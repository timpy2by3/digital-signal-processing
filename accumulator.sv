==> flow/design.v <==
module accumulator(clk, reset, en, r_data, w_data, q);
	input logic clk, reset, en; 			 
	input logic [23:0] r_data, w_data;	 
	output logic [23:0] q;
	always_ff @(posedge clk) begin
		if (reset)
			q <= 0;
		else if (en)
			q <= q + r_data * -1 + w_data;
		else
			q <= q;
	end  
endmodule  
Step by step through the tools: accumulator

Tool output for the design above, in the order of the flow.
Lines are those of the file above, counted from 1.
A cell with - has no value.

Top module: accumulator
Clock input: clk
Cell library: sky130hd
Library corner: tt_025C_1v80

Elaborated design

Source: Yosys, flattened and elaborated, memories not mapped. Widths are those after wreduce; folded enables and synchronous resets count as part of the registers. Registers that Yosys merges into a memory's read port (data or address) are not register bits. Print and check cells do not count. Equal cells are merged and count once.

Add/subtract/negate cells: 2
Multipliers: 1
Divide/modulo/power cells: 0
$lt $le $gt $ge: 0
Eq/ne operators: 0
Shifts and indexed selects: 0
Mux-type cells: 0
Bitwise logic cells: 0
Reductions and logical operators: 0

Operators by type and width:

| kind                                         | count |
| multiplier 24 x 32 -> 24 bit with constant B | 1 |
| adder 24 bit                                 | 2 |

Flip-flop bits (word level): 24
Latch bits: 0
Memory bits (writable): 0
ROM bits: 0
Clocked read ports x word width: 0
Memories: 0
Input bits: 51
Output and inout bits: 24
Cells after elaboration: 4

Logic depth

Depth = most cells in a row (Yosys ltp): at word level without a register or memory, in the mapped netlist without a sequential cell, where the memories' decode and read muxes count.

Word-level depth: 3
ABC_AREA: 0
Mapped depth: 23
Gate-level depth less buffers: 22

After synthesis

The flow's flattened synthesis, as Yosys stat reports it; memories are mapped. The netlist is that of the ABC_AREA named above (0 if unset); the other value can give another one.

Cell count: 645
Cell area after synthesis: 6,331.1 um2
Sequential part of the area: 480.5 um2
Mapped flip-flops: 24
Buffers: 9

Cells by type:

| cell type                 | count | area in all (um2) |
| sky130_fd_sc_hd__fa_1     | 121   | 2.42E+03 |
| sky130_fd_sc_hd__ha_1     | 99    | 1.24E+03 |
| sky130_fd_sc_hd__inv_1    | 179   | 671.894 |
| sky130_fd_sc_hd__dfxtp_1  | 24    | 480.461 |
| sky130_fd_sc_hd__xnor2_1  | 41    | 359.094 |
| sky130_fd_sc_hd__xor2_1   | 13    | 113.859 |
| sky130_fd_sc_hd__mux2i_1  | 11    | 110.106 |
| sky130_fd_sc_hd__nor2_1   | 27    | 101.347 |
| sky130_fd_sc_hd__a21oi_1  | 19    | 95.091 |
| sky130_fd_sc_hd__a21o_1   | 10    | 75.072 |
| sky130_fd_sc_hd__o21ai_0  | 13    | 65.062 |
| sky130_fd_sc_hd__nand2_1  | 16    | 60.058 |
| sky130_fd_sc_hd__a211oi_1 | 5     | 37.536 |
| sky130_fd_sc_hd__a221oi_2 | 2     | 30.029 |
| sky130_fd_sc_hd__o21bai_1 | 4     | 30.029 |
| sky130_fd_sc_hd__a22o_1   | 3     | 26.275 |
| sky130_fd_sc_hd__nand4b_1 | 3     | 26.275 |
| sky130_fd_sc_hd__a31oi_2  | 2     | 25.024 |

Not listed: further types 30, cells in them 53.

Worst setup path after synthesis

Source: OpenSTA report_checks on the synthesized netlist (no wires, ideal clock, input and output delay 20% of the period each), path of least setup slack; recovery checks are left aside. Register names are those of the netlist, which keeps one name where synthesis merged equal registers.

Path type: input port to flip-flop
From: input port r_data[0]
To: register q[23]
Period: 9.02 ns
Input delay: 1.804 ns
Library setup time: 0.141 ns
Time at the first pin: 1.804 ns
Data arrival time: 7.312 ns
Required time: 8.879 ns
Slack: 1.566 ns
Delay of the path: 5.649 ns
Stages: 23
Path buffers: 2
Period reached after synthesis: 7.454 ns

"delay of the path" = arrival - input delay + setup time.
"stages" counts driving pins, that of a launching flip-flop among them; a cell with two outputs on the path counts twice.
"period reached after synthesis" is the clock period less the worst setup slack; recovery checks do not enter. This is arithmetic on one report: input and output delays are still those of the set period (20% each).
Between the ends stands the longest chain of elaborated cells between them, by number of cells; it is not shown to be the way that was timed. Of several equally long chains one is given.
Each line given opens the expression or statement behind the cell; cells for indexed reads and writes are added by Yosys, which also makes memories of some case tables.
A register here has more assigning lines than the two given.

Cell sequence: sky130_fd_sc_hd__fa_1 sky130_fd_sc_hd__inv_1 sky130_fd_sc_hd__fa_1 sky130_fd_sc_hd__inv_1 sky130_fd_sc_hd__fa_1 sky130_fd_sc_hd__buf_2 sky130_fd_sc_hd__xnor2_1 sky130_fd_sc_hd__xnor2_1 sky130_fd_sc_hd__fa_1 sky130_fd_sc_hd__inv_1 sky130_fd_sc_hd__fa_1 sky130_fd_sc_hd__inv_1 sky130_fd_sc_hd__fa_1 sky130_fd_sc_hd__inv_1 sky130_fd_sc_hd__ha_1 sky130_fd_sc_hd__clkbuf_1 sky130_fd_sc_hd__a21oi_1 sky130_fd_sc_hd__o21ai_0 sky130_fd_sc_hd__nor4_1 sky130_fd_sc_hd__o21ai_0 sky130_fd_sc_hd__a31oi_2 sky130_fd_sc_hd__xnor2_1 sky130_fd_sc_hd__a211oi_2
Cells in the longest elaborated chain: 3
Elaborated cells between the ends (all ways): 3
RTL lines with such cells: 1
Those cells by class: add/sub (2); mul (1)

RTL lines, path after synthesis:

| element                      | RTL line | text |
| start, declared              | 3        | `input logic [23:0] r_data, w_data;` |
| multiplier 24 x 32 -> 24 bit | 9        | `q <= q + r_data * -1 + w_data;` |
| adder 24 bit x2              | 9        |  |
| end, assigned                | 9        |  |
| end, assigned                | 11       | `q <= q;` |
| end, declared                | 4        | `output logic [23:0] q;` |

Timing after layout

Path of least setup slack in the final report of run 1 (OpenROAD, finished layout, wires in). Where an end is a register, its clock arrival counts in the times.

Path type: input port to flip-flop
From: input port r_data[4]
To: register q[22]
Period: 7.03 ns
Input delay: 1.41 ns
Library setup time: 0.08 ns
Time at the first pin: 1.41 ns
Data arrival time: 7.04 ns
Required time: 7.20 ns
Slack: 0.17 ns
Stages: 24
Path buffers: 3

Between the ends stands the longest chain of elaborated cells between them, by number of cells; it is not shown to be the way that was timed. Of several equally long chains one is given.
A register here has more assigning lines than the two given.

Cell sequence: sky130_fd_sc_hd__dlygate4sd2_1 sky130_fd_sc_hd__fa_1 sky130_fd_sc_hd__inv_2 sky130_fd_sc_hd__fa_2 sky130_fd_sc_hd__inv_2 sky130_fd_sc_hd__fa_2 sky130_fd_sc_hd__buf_6 sky130_fd_sc_hd__xnor2_4 sky130_fd_sc_hd__xnor2_2 sky130_fd_sc_hd__fa_1 sky130_fd_sc_hd__inv_1 sky130_fd_sc_hd__fa_1 sky130_fd_sc_hd__inv_1 sky130_fd_sc_hd__fa_1 sky130_fd_sc_hd__inv_2 sky130_fd_sc_hd__ha_4 sky130_fd_sc_hd__buf_6 sky130_fd_sc_hd__nand2_1 sky130_fd_sc_hd__nor2_2 sky130_fd_sc_hd__and2_4 sky130_fd_sc_hd__o211ai_1 sky130_fd_sc_hd__a31oi_2 sky130_fd_sc_hd__nor3_2 sky130_fd_sc_hd__o31ai_1
Cells in the longest elaborated chain: 3
Elaborated cells between the ends (all ways): 3
RTL lines with such cells: 1
Those cells by class: add/sub (2); mul (1)

RTL lines, path post-layout:

| element                      | RTL line | text |
| start, declared              | 3        | `input logic [23:0] r_data, w_data;` |
| multiplier 24 x 32 -> 24 bit | 9        | `q <= q + r_data * -1 + w_data;` |
| adder 24 bit x2              | 9        |  |
| end, assigned                | 9        |  |
| end, assigned                | 11       | `q <= q;` |
| end, declared                | 4        | `output logic [23:0] q;` |

--- measured runs ---
Top module accumulator; platform sky130hd; tools Yosys and OpenROAD; 2 stored runs in no particular order. Input and output delays are each 20% of the period that was set; the output load is 0.01 pF.
"clock period achieved" is the run's clock period less its worst setup slack. It is reckoned from that one timing run; input and output delays stay at 20% of the period that was set.
"time on the worst setup path": the worst setup path's part of the clock period (all of it between registers, 20% less for each end at a port) less its slack. A launch clock that arrives late makes it longer, a capture clock that arrives late makes it shorter.

## Run 1

==> flow/run.sh <==
#!/bin/bash
# the make line also repeats the synthesis and layout settings of config.mk as NAME=value (left out here)
make -C /OpenROAD-flow-scripts/flow DESIGN_CONFIG=/design/flow/config.mk WORK_HOME=/design/flow/orfs CLKGATE_MAP_FILE= finish
==> flow/config.mk <==
export PLATFORM = sky130hd
export DESIGN_NAME = accumulator
export DESIGN_NICKNAME = accumulator
export VERILOG_FILES = /design/flow/design.v
export SDC_FILE = /design/flow/constraint.sdc
export NUM_CORES = 4
export LEC_CHECK = 0
export CAP_MARGIN = 20
export CORE_MARGIN = 2
export CORE_UTILIZATION = 40
export SLEW_MARGIN = 20
==> flow/constraint.sdc <==
create_clock -name core_clock -period 7.03 [get_ports {clk}]
set_input_delay 1.4060 -clock core_clock [delete_from_list [all_inputs] [get_ports {clk}]]
set_output_delay 1.4060 -clock core_clock [all_outputs]
set_load 0.01 [all_outputs]

| result of run 1 | value |
|---|---|
| post-synthesis cell area | 6,331.1 um2 |
| die size | 16,850.6 um2 |
| standard-cell area after layout | 8,389.3 um2 |
| final utilization | 0.548 |
| worst setup slack after layout | 0.167 ns |
| total negative slack | 0.000 ns |
| worst hold slack in the final report | 0.496 ns |
| clock period achieved | 6.863 ns |
| time on the worst setup path | 5.46 ns |
| critical path type | input port to flip-flop |

## Run 2

==> flow/run.sh <==
#!/bin/bash
# the make line also repeats the synthesis and layout settings of config.mk as NAME=value (left out here)
make -C /OpenROAD-flow-scripts/flow DESIGN_CONFIG=/design/flow/config.mk WORK_HOME=/design/flow/orfs CLKGATE_MAP_FILE= finish
==> flow/config.mk <==
export PLATFORM = sky130hd
export DESIGN_NAME = accumulator
export DESIGN_NICKNAME = accumulator
export VERILOG_FILES = /design/flow/design.v
export SDC_FILE = /design/flow/constraint.sdc
export NUM_CORES = 4
export LEC_CHECK = 0
export CAP_MARGIN = 20
export CORE_MARGIN = 6
export CORE_UTILIZATION = 58
export CTS_CLUSTER_DIAMETER = 375
export GPL_TIMING_DRIVEN = 0
export HOLD_SLACK_MARGIN = 0.09
export MIN_ROUTING_LAYER = met1
export PLACE_DENSITY_LB_ADDON = 0.07
export SLEW_MARGIN = 20
export TNS_END_PERCENT = 25
==> flow/constraint.sdc <==
create_clock -name core_clock -period 10.1 [get_ports {clk}]
set_input_delay 2.0200 -clock core_clock [delete_from_list [all_inputs] [get_ports {clk}]]
set_output_delay 2.0200 -clock core_clock [all_outputs]
set_load 0.01 [all_outputs]

| result of run 2 | value |
|---|---|
| post-synthesis cell area | 6,331.1 um2 |
| die size | 13,566.4 um2 |
| standard-cell area after layout | 7,275.7 um2 |
| final utilization | 0.695 |
| worst setup slack after layout | 1.321 ns |
| total negative slack | 0.000 ns |
| worst hold slack in the final report | 0.504 ns |
| clock period achieved | 8.779 ns |
| time on the worst setup path | 6.76 ns |
| critical path type | input port to flip-flop |
--- end ---
