==> flow/design.v <==
module fifo #(parameter DATA_WIDTH=24, ADDR_WIDTH=3)
            (clk, reset, rd, wr, empty, full, w_data, r_data);
	input  logic clk, reset, rd, wr;
	output logic empty, full;
	input  logic [DATA_WIDTH-1:0] w_data;
	output logic [DATA_WIDTH-1:0] r_data;
	logic [ADDR_WIDTH-1:0] w_addr, r_addr;
	logic w_en;
	assign w_en = wr & (~full | rd);
	fifo_ctrl #(ADDR_WIDTH) c_unit (.*);
	reg_file #(DATA_WIDTH, ADDR_WIDTH) r_unit (.*);
endmodule   
module fifo_ctrl #(parameter ADDR_WIDTH=4)
                 (clk, reset, rd, wr, empty, full, w_addr, r_addr);
	input  logic clk, reset, rd, wr;
	output logic empty, full;
	output logic [ADDR_WIDTH-1:0] w_addr, r_addr;
	logic [ADDR_WIDTH-1:0] rd_ptr, rd_ptr_next;
	logic [ADDR_WIDTH-1:0] wr_ptr, wr_ptr_next;
	logic empty_next, full_next;
	assign w_addr = wr_ptr;
	assign r_addr = rd_ptr;
	always_ff @(posedge clk) begin
		if (reset)
			begin
				wr_ptr <= 0;
				rd_ptr <= 0;
				full   <= 0;
				empty  <= 1;
			end
		else
			begin
				wr_ptr <= wr_ptr_next;
				rd_ptr <= rd_ptr_next;
				full   <= full_next;
				empty  <= empty_next;
			end
	end   
	always_comb begin
		rd_ptr_next = rd_ptr;
		wr_ptr_next = wr_ptr;
		empty_next = empty;
		full_next = full;
		case ({rd, wr})
			2'b11:   
				begin
					rd_ptr_next = rd_ptr + 1'b1;
					wr_ptr_next = wr_ptr + 1'b1;
				end
			2'b10:   
				if (~empty)
					begin
						rd_ptr_next = rd_ptr + 1'b1;
						if (rd_ptr_next == wr_ptr)
							empty_next = 1;
						full_next = 0;
					end
			2'b01:   
				if (~full)
					begin
						wr_ptr_next = wr_ptr + 1'b1;
						empty_next = 0;
						if (wr_ptr_next == rd_ptr)
							full_next = 1;
					end
			2'b00: ;  
		endcase
	end   
endmodule   
module reg_file #(parameter DATA_WIDTH=8, ADDR_WIDTH=2)
                (clk, w_data, w_en, full, w_addr, r_addr, r_data);
	input  logic clk, w_en, full;
	input  logic [ADDR_WIDTH-1:0] w_addr, r_addr;
	input  logic [DATA_WIDTH-1:0] w_data;
	output logic [DATA_WIDTH-1:0] r_data;
	logic [DATA_WIDTH-1:0] array_reg [0:2**ADDR_WIDTH-1];
	always_ff @(posedge clk) begin
	   if (w_en)
		   array_reg[w_addr] <= w_data;
		if (full)
			r_data <= array_reg[r_addr];
		else
			r_data <= 0;
	end  
endmodule   
== From RTL to reports: fifo ==
The steps from the RTL of fifo to its reports follow in flow order.
Lines are those of the file above, counted from 1.
Operators carry their Yosys type and port widths (W data, S select, Z words).
Cell names lack the library's common part.
The mark n/a stands for no value.

* Design top: fifo
* Clock port: clk
* Cell library: sky130hd
* Timing corner: tt_025C_1v80

== After elaboration ==
Source: Yosys, flattened and elaborated, memories not mapped. Widths are those after wreduce. Registers that Yosys merges into a memory's read port (data or address) are not register bits. Print and check cells do not count. Equal cells are merged and count once.
Memory sizes are those after Yosys's memory passes, which may raise the word count (mostly to a power of two), join words into wider ones and drop unused or constant bits.

* Muxes and demuxes: 15
* Reduce/logical cells: 9
* Bitwise gates (word level): 6
* Equality and inequality tests: 7
* Add/subtract/negate cells: 2

{| class="wikitable"
|+ Operators by type and width
! operator !! count
|-
| $mux W24 || 1
|-
| $pmux W3 S2 || 2
|-
| $mux W3 || 3
|-
| $reduce_and A2 Y1 || 4
|-
| $mux W1 || 7
|-
| $reduce_or A2 Y1 || 3
|-
| $add A3 B1 Y3 const B || 2
|-
| $eq A3 B3 Y1 || 2
|-
| $not A1 Y1 || 4
|-
| $eq A2 B2 Y1 const B || 2
|-
| $ne A2 B2 Y1 const B || 2
|-
| $pmux W1 S2 || 2
|-
| $eq A2 B1 Y1 const B || 1
|-
| $logic_not A2 Y1 || 1
|-
| $and A1 B1 Y1 || 1
|-
| $or A1 B1 Y1 || 1
|-
| $logic_not A1 Y1 || 1
|}

* Cells after elaboration: 44
* Register bits: 8
* Input bits: 28
* RAM bits: 192
* Output and inout bits: 26
* Memories: 1
* Word width x clocked read ports: 24

{| class="wikitable"
|+ Memory list
! memory !! depth !! bits a word !! read ports !! write ports !! RTL line !! source
|-
| r_unit.array_reg || 8 || 24 || 1 || 1 || 76 || <nowiki>logic [DATA_WIDTH-1:0] array_reg [0:2**ADDR_WIDTH-1];</nowiki>
|}

== Depth ==
Depth = most cells in a row (Yosys ltp): at word level without a register or memory, in the mapped netlist without a sequential cell, where the memories' decode and read muxes count.

* Depth after elaboration: 5
* ABC_AREA: 0
* Depth in mapped cells: 5

== Synthesis result ==
Source: synth_stat.txt of the flow (Yosys; design flattened, memories mapped). It holds for the ABC_AREA given above (unset counts as 0); a run with the other value may have another netlist.

* Synthesis area: 0.0083342 mm²
* Sequential area: 0.0064061 mm²
* Buffers: 19
* Cells in the netlist: 396
* Flip-flop cells: 224

{| class="wikitable"
|+ Cell types
! type !! count !! area in all (µm²)
|-
| edfxtp_1 || 192 || 5765.53
|-
| mux4_2 || 48 || 1.08E+03
|-
| dfxtp_1 || 32 || 640.614
|-
| mux2i_1 || 24 || 240.23
|-
| nor2_1 || 33 || 123.869
|-
| buf_6 || 6 || 67.565
|-
| ha_1 || 5 || 62.56
|-
| xnor3_1 || 2 || 45.043
|-
| buf_2 || 8 || 40.038
|-
| xnor2_1 || 4 || 35.034
|-
| a211o_1 || 3 || 26.275
|-
| a21oi_1 || 5 || 25.024
|-
| inv_1 || 5 || 18.768
|-
| nand2_1 || 5 || 18.768
|-
| a211oi_1 || 2 || 15.014
|-
| a21boi_0 || 2 || 15.014
|-
| clkbuf_1 || 4 || 15.014
|-
| nand2b_1 || 2 || 12.512
|}

Not listed: further types 10, cells in them 14.
The figures by module come from a second, unflattened synthesis with its own total; it is not the netlist above.

* Cell total of the unflattened synthesis: 427
* Area (unflattened synthesis): 0.0084031 mm²

Rows give one instance, submodules left out.

{| class="wikitable"
|+ By module
! module !! sequential area (mm²) !! cells !! instances !! area (mm²)
|-
| reg_file || 0.006246 || 373 || 1 || 0.0079051
|-
| fifo_ctrl #(ADDR_WIDTH=3) || 0.0001602 || 52 || 1 || 0.0004867
|-
| fifo || 0 || 2 || 1 || 0.0000113
|}

== Worst setup path after synthesis ==
Path of least setup slack by OpenSTA after synthesis, without wires, with an ideal clock, recovery checks aside; 20% of the period is set as input and as output delay. Where synthesis merged equal registers, the netlist keeps one of their names.

* Path kind: input to register
* From: input rd
* To: memory r_unit.array_reg[0][0]
* Launch time at the first pin: 770 ps
* Input delay: 770 ps
* Arrival time: 2821 ps
* Delay of the path: 2486 ps
* Stages: 3
* Buffers on the path: 0
* Period: 3850 ps
* Path slack: 594 ps
* Synthesis period reached: 3256 ps

"delay of the path" is the arrival time less input delay plus setup time.
"stages": output pins that drive a net of the path, with the launching flip-flop's if there is one; two outputs of one cell count as two.
"synthesis period reached" is the clock period less the worst setup slack; recovery checks do not enter. This is arithmetic on one report: input and output delays are still those of the set period (20% each).
Between the ends stands the longest chain of elaborated cells between them, by number of cells; it is not shown to be the way that was timed. Of several equally long chains one is given.
A line is the first line of the expression or statement that the cell stems from. Yosys adds cells for indexed reads and writes and turns some case tables into memories.
Only ways into the end's enable, where the timed path ends, are counted here.

* Cells stage by stage: inv_1 > a211o_1 > nor3_1
* Length of the longest elaborated chain: 3
* Elaborated cells on any way between the ends: 4
* RTL lines with such cells: 2
* Classes of those cells: 2 x mux; 2 x logic

{| class="wikitable"
|+ RTL lines, path post-synthesis
! element !! RTL line !! source
|-
| from (decl) || 3 || <nowiki>input logic clk, reset, rd, wr;</nowiki>
|-
| $or A1 B1 Y1 || 9 || <nowiki>assign w_en = wr & (~full | rd);</nowiki>
|-
| $and A1 B1 Y1 || 9 ||
|-
| $mux W3 || 78 || <nowiki>if (w_en)</nowiki>
|-
| to (decl) || 76 || <nowiki>logic [DATA_WIDTH-1:0] array_reg [0:2**ADDR_WIDTH-1];</nowiki>
|}

== Worst path after layout ==
Path of least setup slack in the final report of run A (OpenROAD, finished layout, wires in). Where an end is a register, its clock arrival counts in the times.
The path's times are printed in steps of 10 ps; the period is the one set.

* Path kind: register to output
* From: register c_unit.full
* To: output full
* Stages: 2
* Path slack: 1410 ps
* Period: 3700 ps
* Buffers on the path: 1
* External output delay: 740 ps
* Launch time at the first pin: 520 ps
* Arrival time: 1550 ps

* Cells stage by stage: dfxtp_1 > clkdlybuf4s50_1
* Length of the longest elaborated chain: 0
* Elaborated cells on any way between the ends: 0
* RTL lines with such cells: 0

{| class="wikitable"
|+ RTL lines, path after layout
! element !! RTL line !! source
|-
| from (decl) || 16 || <nowiki>output logic empty, full;</nowiki>
|-
| from (assign) || 28 || <nowiki>full <= 0;</nowiki>
|-
| from (assign) || 35 || <nowiki>full <= full_next;</nowiki>
|-
| to (decl) || 4 || <nowiki>output logic empty, full;</nowiki>
|}

FLOW RESULTS
============

Settings and measured results of 2 stored flow runs for module fifo (sky130hd), not sorted in any way. The constraints put input and output delay at 20% of the set period each and load the outputs with 0.01 pF.
"critical path time" is the time allowed to the run's worst setup path (the clock period less input and output delay, where it has them) less its slack. Clock arrival times count: a late capture clock shortens it, a late launch clock lengthens it.
"total power after layout" rests on the timing tool's default activity at the inputs, not on a simulated workload.
"critical path time" is given in steps of 10 ps.

=== Run A ===
{| class="wikitable"
! Setting !! Value
|-
| period_ns || 3.7
|-
| CORE_UTILIZATION || 25
|-
| SETUP_SLACK_MARGIN || -0.13
|-
| PLACE_DENSITY_LB_ADDON || 0.17
|-
| CTS_CLUSTER_SIZE || 88
|-
| CAP_MARGIN || 15
|-
| CORE_MARGIN || 2
|-
| SLEW_MARGIN || 20
|-
! Result !! Value
|-
| Post-synthesis cell area || 0.0083342 mm²
|-
| Area of the die || 0.034814 mm²
|-
| Post-route utilization || 31.7%
|-
| Smallest setup slack || 1411 ps
|-
| Setup total negative slack || 0 ps
|-
| Post-route worst hold slack || 575 ps
|-
| Total power after layout || 6102 uW
|-
| Critical path time || 1550 ps
|-
| Type of the worst setup path || register to output
|}

=== Run B ===
{| class="wikitable"
! Setting !! Value
|-
| period_ns || 3.32
|-
| CORE_UTILIZATION || 59
|-
| PLACE_DENSITY || 0.62
|-
| CORE_MARGIN || 6
|-
| TNS_END_PERCENT || 25
|-
| SLEW_MARGIN || 20
|-
| MIN_ROUTING_LAYER || met2
|-
| CAP_MARGIN || 20
|-
! Result !! Value
|-
| Post-synthesis cell area || 0.0083342 mm²
|-
| Area of the die || 0.0171217 mm²
|-
| Post-route utilization || 72.9%
|-
| Smallest setup slack || 1111 ps
|-
| Setup total negative slack || 0 ps
|-
| Post-route worst hold slack || 597 ps
|-
| Total power after layout || 6203 uW
|-
| Critical path time || 1540 ps
|-
| Type of the worst setup path || register to output
|}
